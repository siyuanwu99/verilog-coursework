==> flow/design.v <==
`timescale 1ns / 1ps
module uart_rx(
               input               clk          ,		
               input               rst_n        ,	
               input               din          ,
               output  reg[7:0]    dout         ,		
               output  reg         dout_vld     
               );
parameter    	   BPS	  =	10400;
reg   [14:0]        cnt0         ;
wire                add_cnt0     ;
wire                end_cnt0     ;
reg   [ 3:0]        cnt1         ;
wire                add_cnt1     ;
wire                end_cnt1     ;
reg                 rx0          ;	
reg                 rx1          ;	
reg                 rx2          ;	
wire                rx_en        ;
reg                 flag_add     ;
always @ (posedge clk or negedge rst_n) begin
	if(!rst_n) begin
		rx0 <= 1'b1;
        rx1 <= 1'b1;
        rx2 <= 1'b1;
	end
	else begin
		rx0 <= din;
        rx1 <= rx0;
        rx2 <= rx1;
	end
end
assign rx_en = rx2 & ~rx1;	
always @(posedge clk or negedge rst_n)begin
    if(!rst_n)begin
        cnt0 <= 0;
    end
    else if(add_cnt0)begin
        if(end_cnt0)
            cnt0 <= 0;
        else
            cnt0 <= cnt0 + 1;
    end
end
assign add_cnt0 = flag_add;
assign end_cnt0 = add_cnt0 && cnt0==BPS-1 ;
always @(posedge clk or negedge rst_n)begin 
    if(!rst_n)begin
        cnt1 <= 0;
    end
    else if(add_cnt1)begin
        if(end_cnt1)
            cnt1 <= 0;
        else
            cnt1 <= cnt1 + 1;
    end
end
assign add_cnt1 = end_cnt0;
assign end_cnt1 = add_cnt1 && cnt1==9-1 ; 
always @ (posedge clk or negedge rst_n)begin
	if(!rst_n) begin
		flag_add <= 1'b0;
	end
	else if(rx_en) begin		
		flag_add <= 1'b1;	
	end
    else if(end_cnt1) begin		
		flag_add <= 1'b0;	
	end
end
always @ (posedge clk or negedge rst_n)begin
	if(!rst_n) begin
		dout <= 8'd0;
	end
	else if(add_cnt0 && cnt0==BPS/2-1 && cnt1!=0) begin	
	    dout[cnt1-1]<= rx2 ;
	end
end
always @ (posedge clk or negedge rst_n)begin
	if(!rst_n) begin
		dout_vld <= 1'b0;
	end
    else if(end_cnt1) begin		
		dout_vld <= 1'b1;	
	end
	else begin	
        dout_vld <= 1'b0;			
	end
end
endmodule
## From RTL to reports: uart_rx

Tool output for the design above, in the order of the flow.
Lines are those of the file above, counted from 1.
Operators: Yosys type, input widths -> output width; for muxes data width and select width s.
Library cell names are shortened.
Not given: n/a

| design | value |
|---|---|
| top module | uart_rx |
| clock port | clk |
| cell library | sky130hd |
| library corner | tt_025C_1v80 |

## Elaborated design

Source: Yosys, flattened and elaborated, memories not mapped. Widths are those after wreduce. Registers that Yosys merges into a memory's read port (data or address) are not register bits. Print and check cells do not count. Equal cells are merged and count once.

| word-level totals | value |
|---|---|
| bits in registers | 32 |
| input bits | 3 |
| cells after elaboration | 33 |

| cells by class | value |
|---|---|
| $add $sub $neg | 4 |
| eq/ne operators | 3 |
| shift-type cells | 2 |
| multiplexer cells | 5 |
| bitwise logic cells | 5 |
| reduce/logical cells | 6 |

Operators with widths:

| cell | number |
|---|---|
| $shift 1x33->8 | 1 |
| $shift 1x33->8 const A | 1 |
| $neg 32->33 | 1 |
| $add 15x1->15 const B | 1 |
| $eq 15x13->1 const B | 1 |
| $eq 15x14->1 const B | 1 |
| $mux 15 | 1 |
| $and 8x8->8 | 1 |
| $or 8x8->8 | 1 |
| $not 8->8 | 1 |
| $sub 4x1->5 const B | 1 |
| $logic_and 1x1->1 | 4 |
| $add 4x1->4 const B | 1 |
| $eq 4x4->1 const B | 1 |
| $reduce_bool 4->1 | 1 |
| $mux 4 | 1 |
| $mux 1 | 3 |
| $reduce_bool 2->1 | 1 |
| $and 1x1->1 | 1 |
| $not 1->1 | 1 |

## Depth

Longest topological path by Yosys (ltp), each cell counted once; first at word level (registers and memories cut), then after technology mapping (sequential cells cut; the memories' decode and read muxes count).

| logic depth | value |
|---|---|
| word-level depth | 6 |
| ABC_AREA | 1 |
| mapped depth | 19 |

## Synthesis result

Yosys stat after the flow's synthesis: flattened, memories mapped to cells. It holds for the ABC_AREA given above (unset counts as 0); a run with the other value may have another netlist.

| synthesis totals | value |
|---|---|
| mapped cells | 284 |
| synthesis area | 2,062.0 µm² |
| flip-flop cells | 32 |
| buffer cells | 3 |

Cells by type:

| cell type | number | total area (µm²) |
|---|---|---|
| dfrtp_1 | 29 | 725.696 |
| nand2_1 | 73 | 274.013 |
| nand3_1 | 36 | 180.173 |
| inv_1 | 46 | 172.666 |
| ha_1 | 11 | 137.632 |
| nor2_1 | 29 | 108.854 |
| dfstp_2 | 3 | 78.826 |
| xor2_1 | 6 | 52.55 |
| nor3_1 | 8 | 40.038 |
| o21ai_0 | 7 | 35.034 |
| nand4_1 | 5 | 31.28 |
| a21oi_1 | 6 | 30.029 |
| nand3_2 | 2 | 20.019 |
| nand2_2 | 3 | 18.768 |
| xor2_2 | 1 | 16.266 |
| buf_4 | 2 | 15.014 |
| nor2_2 | 2 | 12.512 |
| nor4_2 | 1 | 12.512 |

Not listed: further types 12, cells in them 14.

## Timing after synthesis

Source: OpenSTA report_checks on the synthesized netlist (no wires, ideal clock, input and output delay 20% of the period each), path of least setup slack; recovery checks are left aside. Register names are those of the netlist, which keeps one name where synthesis merged equal registers.

| timing path after synthesis | value |
|---|---|
| kind | register to register |
| start point | register cnt1[0] |
| end point | register dout[7] |
| clock period | 6.0 ns |
| library setup time | 0.117 ns |
| time at the first pin | 0.000 ns |
| arrival time | 2.304 ns |
| required time | 5.883 ns |
| path slack | 3.580 ns |
| path delay | 2.421 ns |
| stages | 19 |
| path buffers | 0 |
| synthesis period reached | 2.42 ns |

"path delay" is the arrival time less input delay plus setup time.
"stages": output pins that drive a net of the path, with the launching flip-flop's if there is one; two outputs of one cell count as two.
"synthesis period reached" is the clock period less the worst setup slack; recovery checks do not enter. This is arithmetic on one report: input and output delays are still those of the set period (20% each).
The rows between start and end are the longest chain of elaborated cells between them; the timing report does not say that the signal goes this way. Where chains are equally long, one stands for them.
Each line given opens the expression or statement behind the cell; cells for indexed reads and writes are added by Yosys, which also makes memories of some case tables.
At most two assigning lines are given for a register; there are more.
Lines with a computed index may be missing from the assigning lines.

| between the ends, after synthesis | value |
|---|---|
| path through | dfrtp_1 -> inv_2 -> ha_1 -> inv_1 -> nand2_1 -> nand3_1 -> inv_1 -> nand2_2 -> ha_1 -> inv_1 -> nand2_1 -> nor2_1 -> nand3_1 -> nand2_1 -> nand2_1 -> nor3_1 -> nand2_1 -> nand2_1 -> nand2_1 |
| cells in the longest elaborated chain | 6 |

Ends and longest elaborated chain, after synthesis:

| what | RTL line | source |
|---|---|---|
| start: declaration | 13 | `reg   [ 3:0]        cnt1         ;` |
| start: assignment | 49 | `cnt1 <= 0;` |
| start: assignment | 55 | `cnt1 <= cnt1 + 1;` |
| $sub 4x1->5 | 76 | `dout[cnt1-1]<= rx2 ;` |
| $neg 32->33 | 76 |  |
| $shift 1x33->8 | 76 |  |
| $not 8->8 | 76 |  |
| $and 8x8->8 | 76 |  |
| $or 8x8->8 | 76 |  |
| end: assignment | 73 | `dout <= 8'd0;` |
| end: declaration | 6 | `output reg[7:0] dout ,` |

## Path in the finished layout

Path of least setup slack in the final report of job 1 (OpenROAD, finished layout, wires in). Where an end is a register, its clock arrival counts in the times.

| timing path post-layout | value |
|---|---|
| kind | register to register |
| start point | register cnt1[0] |
| end point | register dout[2] |
| clock period | 4.52 ns |
| library setup time | 0.06 ns |
| time at the first pin | 0.29 ns |
| arrival time | 3.46 ns |
| required time | 4.75 ns |
| path slack | 1.28 ns |
| stages | 20 |
| path buffers | 0 |

The rows between start and end are the longest chain of elaborated cells between them; the timing report does not say that the signal goes this way. Where chains are equally long, one stands for them.
At most two assigning lines are given for a register; there are more.
Lines with a computed index may be missing from the assigning lines.

| between the ends, post-layout | value |
|---|---|
| path through | dfrtp_1 -> inv_2 -> ha_1 -> nand2_1 -> inv_1 -> nand3_1 -> inv_1 -> nand2_1 -> ha_1 -> inv_1 -> nand2_1 -> nor2_1 -> nand3_1 -> nand2_1 -> nand3_1 -> nor2_1 -> nand2_1 -> nand2_1 -> nand2_1 -> inv_1 |
| cells in the longest elaborated chain | 6 |

Ends and longest elaborated chain, post-layout:

| what | RTL line | source |
|---|---|---|
| start: declaration | 13 | `reg   [ 3:0]        cnt1         ;` |
| start: assignment | 49 | `cnt1 <= 0;` |
| start: assignment | 55 | `cnt1 <= cnt1 + 1;` |
| $sub 4x1->5 | 76 | `dout[cnt1-1]<= rx2 ;` |
| $neg 32->33 | 76 |  |
| $shift 1x33->8 | 76 |  |
| $not 8->8 | 76 |  |
| $and 8x8->8 | 76 |  |
| $or 8x8->8 | 76 |  |
| end: assignment | 73 | `dout <= 8'd0;` |
| end: declaration | 6 | `output reg[7:0] dout ,` |

Lab notebook: uart_rx

Settings and measured results of 2 stored flow runs for module uart_rx (sky130hd), not sorted in any way. The constraints put input and output delay at 20% of the set period each and load the outputs with 0.01 pF.
"clock period reached": clock period set for the run, less the worst setup slack. It is reckoned from that one timing run; input and output delays stay at 20% of the period that was set.
"critical setup path time" = time allowed to the worst setup path (clock period - input delay - output delay, where it has them) - its slack; a late launch clock adds to it, a late capture clock takes from it.
"overall power" is the tool's figure for a default switching activity; nothing was simulated.

#### Job 1

| setting | value |
|---|---|
| period_ns | `4.52` |
| CORE_UTILIZATION | `55` |
| PLACE_DENSITY | `0.63` |
| CELL_PAD_IN_SITES_DETAIL_PLACEMENT | `1` |
| ABC_AREA | `1` |
| GPL_ROUTABILITY_DRIVEN | `0` |
| CTS_CLUSTER_SIZE | `73` |
| CAP_MARGIN | `20` |
| MIN_ROUTING_LAYER | `met2` |
| CORE_MARGIN | `2` |
| SLEW_MARGIN | `20` |

| result | value |
|---|---|
| critical setup path time | 3.24 ns |
| worst path kind | register to register |
| overall power | 0.7337 mW |
| clock period reached | 3.235 ns |
| chip area in the Yosys report | 2,062.0 µm² |
| standard-cell area after layout | 2,311.0 µm² |
| utilization | 63.6% |
| final setup TNS | 0.000 ns |
| area of the die | 4,254.9 µm² |
| setup slack of the worst path | 1.285 ns |
| final worst hold slack | 0.361 ns |

#### Job 2

| setting | value |
|---|---|
| period_ns | `4.53` |
| CORE_UTILIZATION | `41` |
| PLACE_DENSITY_LB_ADDON | `0.07` |
| HOLD_SLACK_MARGIN | `0.17` |
| CORE_MARGIN | `3` |
| GPL_TIMING_DRIVEN | `1` |
| SLEW_MARGIN | `0` |
| MIN_ROUTING_LAYER | `met2` |
| CAP_MARGIN | `20` |

| result | value |
|---|---|
| critical setup path time | 3.70 ns |
| worst path kind | register to register |
| overall power | 0.6952 mW |
| clock period reached | 3.698 ns |
| chip area in the Yosys report | 1,975.6 µm² |
| standard-cell area after layout | 2,184.6 µm² |
| utilization | 48.5% |
| final setup TNS | 0.000 ns |
| area of the die | 5,687.4 µm² |
| setup slack of the worst path | 0.832 ns |
| final worst hold slack | 0.358 ns |
